==> flow/design.v <==
package regPKG;
    parameter REG_DATAWIDTH = 16;
    parameter NUM_REGS      = 16;
    parameter REG_ADDRWIDTH = $clog2(NUM_REGS);
    typedef logic [REG_DATAWIDTH-1:0]   reg_data_t;
    typedef logic [REG_ADDRWIDTH-1:0]   reg_addr_t;
endpackage: regPKG
package sysPKG;
    parameter CLK_FREQ = 50_000_000;
endpackage: sysPKG
module spi_slave_dataxceive
#(
    parameter   CLK_FREQ    =       50_000_000,
    parameter   SPI_WORDLEN =       8,
    parameter   CPOL        =       1'b0,
    parameter   CPHA        =       1'b1,
    parameter   CSPOL       =       1'b0,
    parameter   MAX_SPI_XACTIONS =  256
)(
    input logic                     clk_in,
    input logic                     reset_n,
    input logic                     spi_clk,
    input logic                     spi_MOSI,
    output logic                    spi_MISO,
    input logic                     spi_nCS,
    input logic[SPI_WORDLEN-1:0]    spi_word_out,
    output logic[SPI_WORDLEN-1:0]   spi_word_in
);
localparam  XACTION_CTR_SIZ =   $clog2(MAX_SPI_XACTIONS);
localparam  BIT_CTR_SIZ     =   $clog2(SPI_WORDLEN);
typedef logic [BIT_CTR_SIZ:0]     bit_ctr_t;
typedef logic [XACTION_CTR_SIZ:0] xaction_ctr_t;
logic cs_reg, clk_reg;
logic clk_rising, clk_falling;
logic xaction_lim;
logic enable;
bit_ctr_t bit_ctr;
xaction_ctr_t xaction_ctr;
logic [SPI_WORDLEN-1:0] mosi_word;
logic [SPI_WORDLEN-1:0] miso_word;
logic word_latch;
always_ff @(posedge clk_in, negedge reset_n)
begin
    if(reset_n == '0)
    begin
        cs_reg      <=  '0;
        clk_reg     <=  '0;
        clk_rising  <=  '0;
        clk_falling <=  '0;
        enable      <=  '0;
    end
    else
    begin
        cs_reg      <=  spi_nCS;
        clk_reg     <=  spi_clk;
        clk_rising  <=  ~clk_reg & spi_clk;
        clk_falling <=  clk_reg & ~spi_clk;
        if(cs_reg & ~spi_nCS)        
        begin
            enable  <=  ~CSPOL;      
        end
        else if(~cs_reg & spi_nCS)   
        begin
            enable  <=  CSPOL;       
        end
    end
end
always_ff @(posedge clk_in, negedge reset_n)
begin
    if(reset_n == '0)
    begin
        spi_MISO    <=  '0;
        mosi_word   <=  '0;
        bit_ctr     <=  '0;
        xaction_ctr <=  '0;
        xaction_lim <=  '0;
        miso_word   <=  '0;
        spi_word_in <=  '0;
        word_latch  <=  '0;
    end
    else 
    begin
        miso_word   <=  spi_word_out;
        if(word_latch)
        begin
            spi_word_in <=  mosi_word;
            word_latch  <=  '0;
        end
        if(~enable)
        begin
            xaction_lim <= '0;
            word_latch  <= '0;
        end
        if(enable & ~xaction_lim)
        begin
            if(
                (clk_falling & ((CPOL & ~CPHA) | (~CPOL & CPHA))) |
                (clk_rising  & ((CPOL & CPHA) | (~CPOL & ~CPHA)))
            )
            begin
                mosi_word       <= {mosi_word[SPI_WORDLEN-2:0],spi_MOSI};
                if(bit_ctr < SPI_WORDLEN)
                begin
                    bit_ctr     <= bit_ctr + 1'b1;
                    if(bit_ctr == SPI_WORDLEN-1)
                        word_latch  <=  '1;
                    else
                        word_latch  <=  '0;
                end
                else
                begin
                    bit_ctr     <=  '0;
                    spi_word_in    <=  mosi_word;
                    xaction_ctr <= xaction_ctr + 1'b1;
                    if(xaction_ctr >= MAX_SPI_XACTIONS)
                    begin
                        xaction_lim <= '1;
                    end
                end
            end
            if(
                (clk_falling & ((CPOL & CPHA) | (~CPOL & ~CPHA))) |
                (clk_rising  & ((CPOL & ~CPHA) | (~CPOL & CPHA)))
            )
            begin
                if(bit_ctr == SPI_WORDLEN)
                    spi_MISO    <= miso_word[SPI_WORDLEN-1];
                else
                    spi_MISO    <= miso_word[SPI_WORDLEN - 1 - bit_ctr];
            end
        end
        else
        begin
            spi_MISO    <=  '0;
            mosi_word   <=  '0;
            bit_ctr     <=  '0;
            xaction_ctr <=  '0;
        end
    end
end
endmodule : spi_slave_dataxceive
### Step by step through the tools: spi_slave_dataxceive

The steps from the RTL of spi_slave_dataxceive to its reports follow in flow order.
Line numbers count from 1 in the design file above.
Library cell names are shortened.
Not given: -

| design | value |
|---|---|
| top module | spi_slave_dataxceive |
| clock port | clk_in |
| standard-cell library | sky130hd |
| timing corner | tt_025C_1v80 |

### Elaborated design

Yosys after proc, flatten, opt, wreduce and memory -nomap, before mapping. Memory bits, and registers merged into a memory's read port (data or address), are not among the register bits. Print and check cells are not counted. Equal cells are merged and count once.

| storage and ports | value |
|---|---|
| register bits | 45 |
| input bits | 13 |
| output and inout bits | 9 |

| operators by class | value |
|---|---|
| add/subtract/negate cells | 3 |
| magnitude comparators | 2 |
| equality and inequality tests | 5 |
| shifts and indexed selects | 1 |
| muxes and demuxes | 26 |
| bitwise operators | 10 |
| reductions and logical operators | 2 |

Operators by type and width:

| kind | count |
|---|---|
| 8-bit two-way mux | 6 |
| 9-bit two-way mux | 3 |
| 1-bit two-way mux | 14 |
| 4-bit two-way mux | 3 |
| 9-bit by 1-bit adder with 9-bit output with constant B | 1 |
| 9-bit >= comparator with constant B | 1 |
| 8-bit by 5-bit variable part select with 1-bit output | 1 |
| 2-bit inequality test with constant B | 3 |
| 1-bit bitwise AND | 5 |
| 1-bit NOT | 5 |
| 3-bit by 4-bit subtractor with 5-bit output with constant A | 1 |
| 4-bit by 1-bit adder with 4-bit output with constant B | 1 |
| 4-bit by 3-bit equality test with 1-bit output with constant B | 1 |
| 4-bit less-than comparator with constant B | 1 |
| 4-bit equality test with constant B | 1 |
| 2-bit AND reduction | 1 |
| 2-bit nonzero test | 1 |

### Logic depth

Longest topological path by Yosys (ltp), each cell counted once; first at word level (registers and memories cut), then after technology mapping (sequential cells cut; the memories' decode and read muxes count).

| logic depth | value |
|---|---|
| depth after elaboration | 5 |
| ABC_AREA | 0 |
| gate-level depth with buffers | 5 |
| mapped depth without buffers | 5 |

### Mapped cells and area

The flow's flattened synthesis, as Yosys stat reports it; memories are mapped. The netlist is that of the ABC_AREA named above (0 if unset); the other value can give another one.
The area totals of this step are shown rounded.

| synthesis totals | value |
|---|---|
| cell count | 146 |
| mapped area | 0.00188 mm² |
| mapped flip-flops | 45 |
| buffers | 6 |

Cell types:

| cell type | count | area in all (µm²) |
|---|---|---|
| dfrtp_1 | 45 | 1,126.08 |
| mux2_2 | 9 | 101.347 |
| mux2i_1 | 10 | 100.096 |
| nor2_1 | 18 | 67.565 |
| ha_1 | 4 | 50.048 |
| xor2_1 | 5 | 43.792 |
| xnor2_1 | 4 | 35.034 |
| nand2_1 | 7 | 26.275 |
| nand3_1 | 5 | 25.024 |
| nand4_1 | 4 | 25.024 |
| nor2b_1 | 4 | 25.024 |
| buf_6 | 2 | 22.522 |
| mux4_2 | 1 | 22.522 |
| a31oi_4 | 1 | 21.27 |
| nand4_4 | 1 | 21.27 |
| nor3_2 | 2 | 20.019 |
| a31oi_1 | 3 | 18.768 |
| a21oi_1 | 3 | 15.014 |

Not listed: further types 11, cells in them 18.

### Worst setup path after synthesis

Source: OpenSTA report_checks on the synthesized netlist (no wires, ideal clock, input and output delay 20% of the period each), path of least setup slack; recovery checks are left aside. Register names are those of the netlist, which keeps one name where synthesis merged equal registers.

| path after synthesis | value |
|---|---|
| kind | register -> register |
| start | reg bit_ctr[0] |
| end | reg spi_MISO |
| clock period | 2.73 ns |
| setup time | 0.127 ns |
| arrival | 1.176 ns |
| path slack | 1.427 ns |
| path delay | 1.303 ns |
| stages on the path | 5 |
| buffers on the path | 1 |
| period reached after synthesis | 1.303 ns |

"path delay" = arrival - input delay + setup time.
"stages on the path": output pins that drive a net of the path, with the launching flip-flop's if there is one; two outputs of one cell count as two.
"period reached after synthesis" = period - worst setup slack (recovery checks aside). The figure is calculated, with input and output delays left at 20% of the set period.
Between the ends stands the longest chain of elaborated cells between them, by number of cells; it is not shown to be the way that was timed. Of several equally long chains one is given.
A line is the first line of the expression or statement that the cell stems from. Yosys adds cells for indexed reads and writes and turns some case tables into memories.
At most two assigning lines are given for a register; there are more.

| between the ends, after synthesis | value |
|---|---|
| path through | dfrtp_1 -> buf_6 -> mux4_2 -> o211ai_2 -> a31oi_1 |
| cells in the longest elaborated chain | 5 |
| elaborated cells between the ends (all ways) | 6 |
| source lines of those cells | 4 |
| those cells by class | add/sub (1); eq/ne (1); shift (1); mux (3) |

Ends and longest elaborated chain, after synthesis:

| element | line | RTL |
|---|---|---|
| from (decl) | 37 | `bit_ctr_t bit_ctr;` |
| from (assign) | 74 | `bit_ctr     <=  '0;` |
| from (assign) | 104 | `bit_ctr     <= bit_ctr + 1'b1;` |
| 3-bit by 4-bit subtractor with 5-bit output | 129 | `spi_MISO    <= miso_word[SPI_WORDLEN - 1 - bit_ctr];` |
| 8-bit by 5-bit variable part select with 1-bit output | 129 |  |
| 1-bit two-way mux | 126 | `if(bit_ctr == SPI_WORDLEN)` |
| 1-bit two-way mux | 121 | `if(` |
| 1-bit two-way mux | 94 | `if(enable & ~xaction_lim)` |
| to (assign) | 127 | `spi_MISO    <= miso_word[SPI_WORDLEN-1];` |
| to (assign) | 129 |  |
| to (decl) | 24 | `output logic                    spi_MISO,` |

### Path in the finished layout

Path of least setup slack in the final report of run A (OpenROAD, finished layout, wires in). Where an end is a register, its clock arrival counts in the times.

| path after layout | value |
|---|---|
| kind | register -> register |
| start | reg enable |
| end | reg spi_word_in[5] |
| clock period | 1.41 ns |
| setup time | 0.11 ns |
| arrival | 1.48 ns |
| path slack | 0.13 ns |
| stages on the path | 5 |
| buffers on the path | 1 |

Between the ends stands the longest chain of elaborated cells between them, by number of cells; it is not shown to be the way that was timed. Of several equally long chains one is given.
At most two assigning lines are given for a register; there are more.

| between the ends, after layout | value |
|---|---|
| path through | dfrtp_1 -> nor2b_4 -> a31oi_4 -> buf_12 -> mux2_4 |
| cells in the longest elaborated chain | 2 |
| elaborated cells between the ends (all ways) | 2 |
| source lines of those cells | 1 |
| those cells by class | mux (1); logic (1) |

Ends and longest elaborated chain, after layout:

| element | line | RTL |
|---|---|---|
| from (decl) | 36 | `logic enable;` |
| from (assign) | 50 | `enable      <=  '0;` |
| from (assign) | 60 | `enable  <=  ~CSPOL;` |
| 1-bit bitwise AND | 94 | `if(enable & ~xaction_lim)` |
| 8-bit two-way mux | 94 |  |
| to (assign) | 86 | `spi_word_in <=  mosi_word;` |
| to (assign) | 113 | `spi_word_in    <=  mosi_word;` |
| to (decl) | 27 | `output logic[SPI_WORDLEN-1:0]   spi_word_in` |

Wiki page: spi_slave_dataxceive / flow data

Settings and measured results of 2 stored flow runs for module spi_slave_dataxceive (sky130hd), not sorted in any way. The constraints put input and output delay at 20% of the set period each and load the outputs with 0.01 pF.
"reached clock period" is the run's clock period less its worst setup slack. It is reckoned from that one timing run; input and output delays stay at 20% of the period that was set.
By "critical path time" is meant the share of the clock period that the worst setup path is allowed (20% is reserved at inputs, 20% at outputs), minus its slack. Clock arrival times at its registers enter into it.
"overall power" rests on the timing tool's default activity at the inputs, not on a simulated workload.
The results are shown rounded.
Settings: -- = not set for that run.

| run | period_ns | SETUP_SLACK_MARGIN | CAP_MARGIN | CORE_MARGIN | CORE_UTILIZATION | SLEW_MARGIN | PLACE_DENSITY | CORE_ASPECT_RATIO | ABC_AREA | CTS_CLUSTER_DIAMETER | MIN_ROUTING_LAYER | MAX_ROUTING_LAYER | critical path time (ns) | type of the worst setup path | mapped cell area after synthesis (mm²) | area inside the die boundary (mm²) | utilization after routing (%) | lowest setup slack (ns) | worst hold slack in the final report (ns) | overall power (µW) | total negative slack on setup checks (ns) | std-cell area (final layout) (mm²) | reached clock period (ns) |
|---|---|---|---|---|---|---|---|---|---|---|---|---|---|---|---|---|---|---|---|---|---|---|---|
| run A | 1.41 | 0.34 | 20 | 2 | 40 | 20 | -- | -- | -- | -- | -- | -- | 1.28 | register -> register | 0.00188 | 0.00526 | 60.9 | 0.127 | 0.225 | 2,410 | 0.000 | 0.00271 | 1.283 |
| run B | 1.47 | -- | 20 | 2 | 52 | 20 | 0.56 | 1.13 | 1 | 86 | met2 | met4 | 1.35 | register -> register | 0.00194 | 0.00423 | 64.2 | 0.118 | 0.422 | 2,320 | 0.000 | 0.00229 | 1.352 |
